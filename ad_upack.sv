==> flow/design.v <==
module ad_upack #(
    parameter I_W = 4,
    parameter O_W = 3,
    parameter UNIT_W = 8,
    parameter O_REG = 1
) (
    input                   clk,
    input                   reset,
    input  [I_W*UNIT_W-1:0] idata,
    input                   ivalid,
    output                  iready,
    output reg [O_W*UNIT_W-1:0] odata = 'h0,
    output reg                  ovalid = 'b0
);
  localparam SH_W = ((I_W/O_W) + ((I_W%O_W) > 0) + ((O_W % (I_W - ((I_W/O_W)*O_W) + ((I_W%O_W) == 0))) > 0))*O_W;
  localparam STEP = gcd(I_W, O_W);
  localparam LATENCY = 1;   
  integer                   i;
  reg     [SH_W*UNIT_W-1:0] idata_sh;
  reg     [SH_W*UNIT_W-1:0] idata_d = 'h0;
  reg     [SH_W*UNIT_W-1:0] idata_d_nx;
  reg     [       SH_W-1:0] in_use = 'h0;
  reg     [       SH_W-1:0] inmask;
  wire    [       SH_W-1:0] out_mask = {O_W{1'b1}};
  wire    [       SH_W-1:0] in_use_nx;
  wire    [       SH_W-1:0] unit_valid;
  wire    [ O_W*UNIT_W-1:0] odata_s;
  wire                      ovalid_s;
  function [31:0] gcd;
    input [31:0] a;
    input [31:0] b;
    begin
      while (a != b) begin
        if (a > b) begin
          a = a - b;
        end else begin
          b = b - a;
        end
      end
      gcd = a;
    end
  endfunction
  assign unit_valid = (in_use | inmask);
  assign in_use_nx  = unit_valid >> O_W;
  always @(posedge clk) begin
    if (reset) begin
      in_use <= 'h0;
    end else if (ovalid_s) begin
      in_use <= in_use_nx;
    end
  end
  always @(*) begin
    inmask = {I_W{ivalid}};
    for (i = STEP; i < O_W; i = i + STEP) begin
      if (in_use[i-1]) begin
        inmask = {I_W{ivalid}} << i;
      end
    end
  end
  always @(*) begin
    idata_d_nx = idata_d;
    if (ivalid) begin
      idata_d_nx = {{(SH_W - I_W) * UNIT_W{1'b0}}, idata};
      for (i = STEP; i < O_W; i = i + STEP) begin
        if (in_use[i-1]) begin
          idata_d_nx = (idata << UNIT_W * i) | idata_d;
        end
      end
    end
  end
  always @(posedge clk) begin
    if (ovalid_s) begin
      idata_d <= idata_d_nx >> O_W * UNIT_W;
    end
  end
  assign iready   = ~unit_valid[LATENCY*O_W+O_W-1];
  assign odata_s  = idata_d_nx[O_W*UNIT_W-1:0];
  assign ovalid_s = unit_valid[O_W-1];
  generate
    if (O_REG) begin : o_reg
      always @(posedge clk) begin
        if (reset) begin
          ovalid <= 1'b0;
        end else begin
          ovalid <= ovalid_s;
        end
      end
      always @(posedge clk) begin
        odata <= odata_s;
      end
    end else begin
      always @(*) begin
        odata  = odata_s;
        ovalid = ovalid_s;
      end
    end
  endgenerate
endmodule
=== From RTL to reports: ad_upack ===
The steps from the RTL of ad_upack to its reports follow in flow order.
Line numbers count from 1 in the design file above.
Operators carry their Yosys type and port widths (W data, S select, Z words).
Cell names lack the library's common part.
A cell with n/a has no value.

* Design top: ad_upack
* Clock port: clk
* Cell library: sky130hd
* Timing corner: tt_025C_1v80

=== Elaborated design ===
Source: Yosys, flattened and elaborated, memories not mapped. Widths are those after wreduce; folded enables and synchronous resets count as part of the registers. Registers that Yosys merges into a memory's read port (data or address) are not register bits. Print and check cells do not count. Equal cells are merged and count once.

* Register bits after elaboration: 52
* Input port bits: 35

* Muxes and demuxes: 5
* Bitwise logic cells: 4

{| class="wikitable"
|+ Operators with widths
! operator !! number
|-
| $or A48 B24 Y48 || 1
|-
| $mux W48 || 1
|-
| $or A40 B24 Y40 || 1
|-
| $mux W40 || 1
|-
| $mux W24 || 1
|-
| $or A3 B6 Y6 || 1
|-
| $mux W6 || 1
|-
| $mux W5 || 1
|-
| $not A1 Y1 || 1
|}

=== Depth ===
Depth = most cells in a row (Yosys ltp): at word level without a register or memory, in the mapped netlist without a sequential cell, where the memories' decode and read muxes count.

* Word-level depth: 4
* ABC_AREA: 0
* Mapped depth: 7
* Gate-level depth less buffers: 3

=== After synthesis ===
Yosys stat after the flow's synthesis: flattened, memories mapped to cells. It holds for the ABC_AREA given above (unset counts as 0); a run with the other value may have another netlist.
The area totals of this step are shown rounded.

* Cells in the netlist: 189
* Synthesis area: 2210 um^2
* Sequential part of the area: 1281 um^2
* Flip-flop cells: 52

{| class="wikitable"
|+ Cell types
! cell type !! number !! area in all (um^2)
|-
| edfxtp_1 || 24 || 720.691
|-
| dfxtp_1 || 28 || 560.538
|-
| o22a_1 || 16 || 140.134
|-
| o221a_2 || 8 || 90.086
|-
| mux2i_1 || 8 || 80.077
|-
| o211a_1 || 8 || 80.077
|-
| o21ai_0 || 15 || 75.072
|-
| nor2b_1 || 10 || 62.56
|-
| a22oi_1 || 8 || 60.058
|-
| a21oi_1 || 10 || 50.048
|-
| and3_1 || 8 || 50.048
|-
| buf_6 || 4 || 45.043
|-
| inv_1 || 10 || 37.536
|-
| nand2_1 || 10 || 37.536
|-
| clkbuf_1 || 8 || 30.029
|-
| buf_2 || 5 || 25.024
|-
| buf_8 || 1 || 15.014
|-
| nand2b_4 || 1 || 13.763
|}

Other cell types: 5; their cells: 7.

=== Worst setup path after synthesis ===
Path of least setup slack by OpenSTA after synthesis, without wires, with an ideal clock, recovery checks aside; 20% of the period is set as input and as output delay. Where synthesis merged equal registers, the netlist keeps one of their names.

* Path type: reg2reg
* Start point: register in_use[0]
* End point: register idata_d[6]
* Clock period: 1350 ps
* Time at the first pin: 0 ps
* Arrival: 1088 ps
* Slack: 6 ps
* Path delay: 1344 ps
* Stages: 6
* Buffers on the path: 2
* Period reached after synthesis: 1344 ps

"path delay" = arrival - input delay + setup time.
"stages" counts driving pins, that of a launching flip-flop among them; a cell with two outputs on the path counts twice.
"period reached after synthesis" is the clock period less the worst setup slack; recovery checks do not enter. This is arithmetic on one report: input and output delays are still those of the set period (20% each).
The rows between start and end are the longest chain of elaborated cells between them; the timing report does not say that the signal goes this way. Where chains are equally long, one stands for them.
A line is the first line of the expression or statement that the cell stems from. Yosys adds cells for indexed reads and writes and turns some case tables into memories.
Ways into the end's enable are left out, as the timed path ends at the data pin.

* Path through: dfxtp_1 buf_2 buf_2 mux2i_1 nand2_1 o211a_1
* Length of the longest elaborated chain: 2

{| class="wikitable"
|+ Ends and longest elaborated chain, post-synthesis
! element !! line !! source
|-
| start: declaration || 22 || <nowiki>reg     [       SH_W-1:0] in_use = 'h0;</nowiki>
|-
| start: assignment || 47 || <nowiki>in_use <= 'h0;</nowiki>
|-
| start: assignment || 49 || <nowiki>in_use <= in_use_nx;</nowiki>
|-
| $mux W40 || 65 || <nowiki>if (in_use[i-1]) begin</nowiki>
|-
| $mux W48 || 65 ||
|-
| end: assignment || 73 || <nowiki>idata_d <= idata_d_nx >> O_W * UNIT_W;</nowiki>
|-
| end: declaration || 20 || <nowiki>reg     [SH_W*UNIT_W-1:0] idata_d = 'h0;</nowiki>
|}

=== Path in the finished layout ===
Path of least setup slack in the final report of job 1 (OpenROAD, finished layout, wires in). Where an end is a register, its clock arrival counts in the times.
The path's times are printed in steps of 10 ps; the period is the one set.

* Path type: in2out
* Start point: input ivalid
* End point: output iready
* Clock period: 1970 ps
* External output delay: 390 ps
* Time at the first pin: 390 ps
* Arrival: 1500 ps
* Slack: 80 ps
* Stages: 3
* Buffers on the path: 2

The rows between start and end are the longest chain of elaborated cells between them; the timing report does not say that the signal goes this way. Where chains are equally long, one stands for them.

* Path through: clkdlybuf4s50_1 nand2_1 clkdlybuf4s50_1
* Length of the longest elaborated chain: 3

{| class="wikitable"
|+ Ends and longest elaborated chain, post-layout
! element !! line !! source
|-
| start: declaration || 10 || <nowiki>input                   ivalid,</nowiki>
|-
| $mux W6 || 55 || <nowiki>if (in_use[i-1]) begin</nowiki>
|-
| $or A3 B6 Y6 || 43 || <nowiki>assign unit_valid = (in_use | inmask);</nowiki>
|-
| $not A1 Y1 || 76 || <nowiki>assign iready   = ~unit_valid[LATENCY*O_W+O_W-1];</nowiki>
|-
| end: declaration || 11 || <nowiki>output                  iready,</nowiki>
|}

Lab notebook: ad_upack

ad_upack through Yosys and OpenROAD on sky130hd: 2 stored runs, unordered, with their settings and measured results. The constraints put input and output delay at 20% of the set period each and load the outputs with 0.01 pF.
"clock period reached": clock period set for the run, less the worst setup slack. It is reckoned from that one timing run; input and output delays stay at 20% of the period that was set.
"critical path time": the worst setup path's part of the clock period (all of it between registers, 20% less for each end at a port) less its slack. A launch clock that arrives late makes it longer, a capture clock that arrives late makes it shorter.
"total power after layout" is the tool's figure for a default switching activity; nothing was simulated.
"critical path time" is given in steps of 10 ps.
Results are given in rounded form.

=== Job 1 ===
{| class="wikitable"
! Setting !! Value
|-
| period_ns || 1.97
|-
| CORE_UTILIZATION || 42
|-
| SETUP_SLACK_MARGIN || -0.07
|-
| PLACE_DENSITY_LB_ADDON || 0.28
|-
| CORE_ASPECT_RATIO || 0.57
|-
| CAP_MARGIN || 20
|-
| MIN_ROUTING_LAYER || met1
|-
| MAX_ROUTING_LAYER || met4
|-
| CORE_MARGIN || 2
|-
| SLEW_MARGIN || 20
|-
! Result !! Value
|-
| Total negative setup slack || 0 ps
|-
| Utilization of the finished layout || 0.597
|-
| Critical path time || 1110 ps
|-
| Kind of the worst setup path || in2out
|-
| Cell area after synthesis || 2210 um^2
|-
| Worst setup slack after layout || 76 ps
|-
| Total power after layout || 2429 uW
|-
| Clock period reached || 1894 ps
|-
| Area of the die || 5880 um^2
|}

=== Job 2 ===
{| class="wikitable"
! Setting !! Value
|-
| period_ns || 1.33
|-
| CAP_MARGIN || 20
|-
| CORE_MARGIN || 2
|-
| CORE_UTILIZATION || 40
|-
| SLEW_MARGIN || 20
|-
! Result !! Value
|-
| Total negative setup slack || 0 ps
|-
| Utilization of the finished layout || 0.561
|-
| Critical path time || 1250 ps
|-
| Kind of the worst setup path || reg2reg
|-
| Cell area after synthesis || 2210 um^2
|-
| Worst setup slack after layout || 83 ps
|-
| Total power after layout || 3522 uW
|-
| Clock period reached || 1247 ps
|-
| Area of the die || 6135 um^2
|}
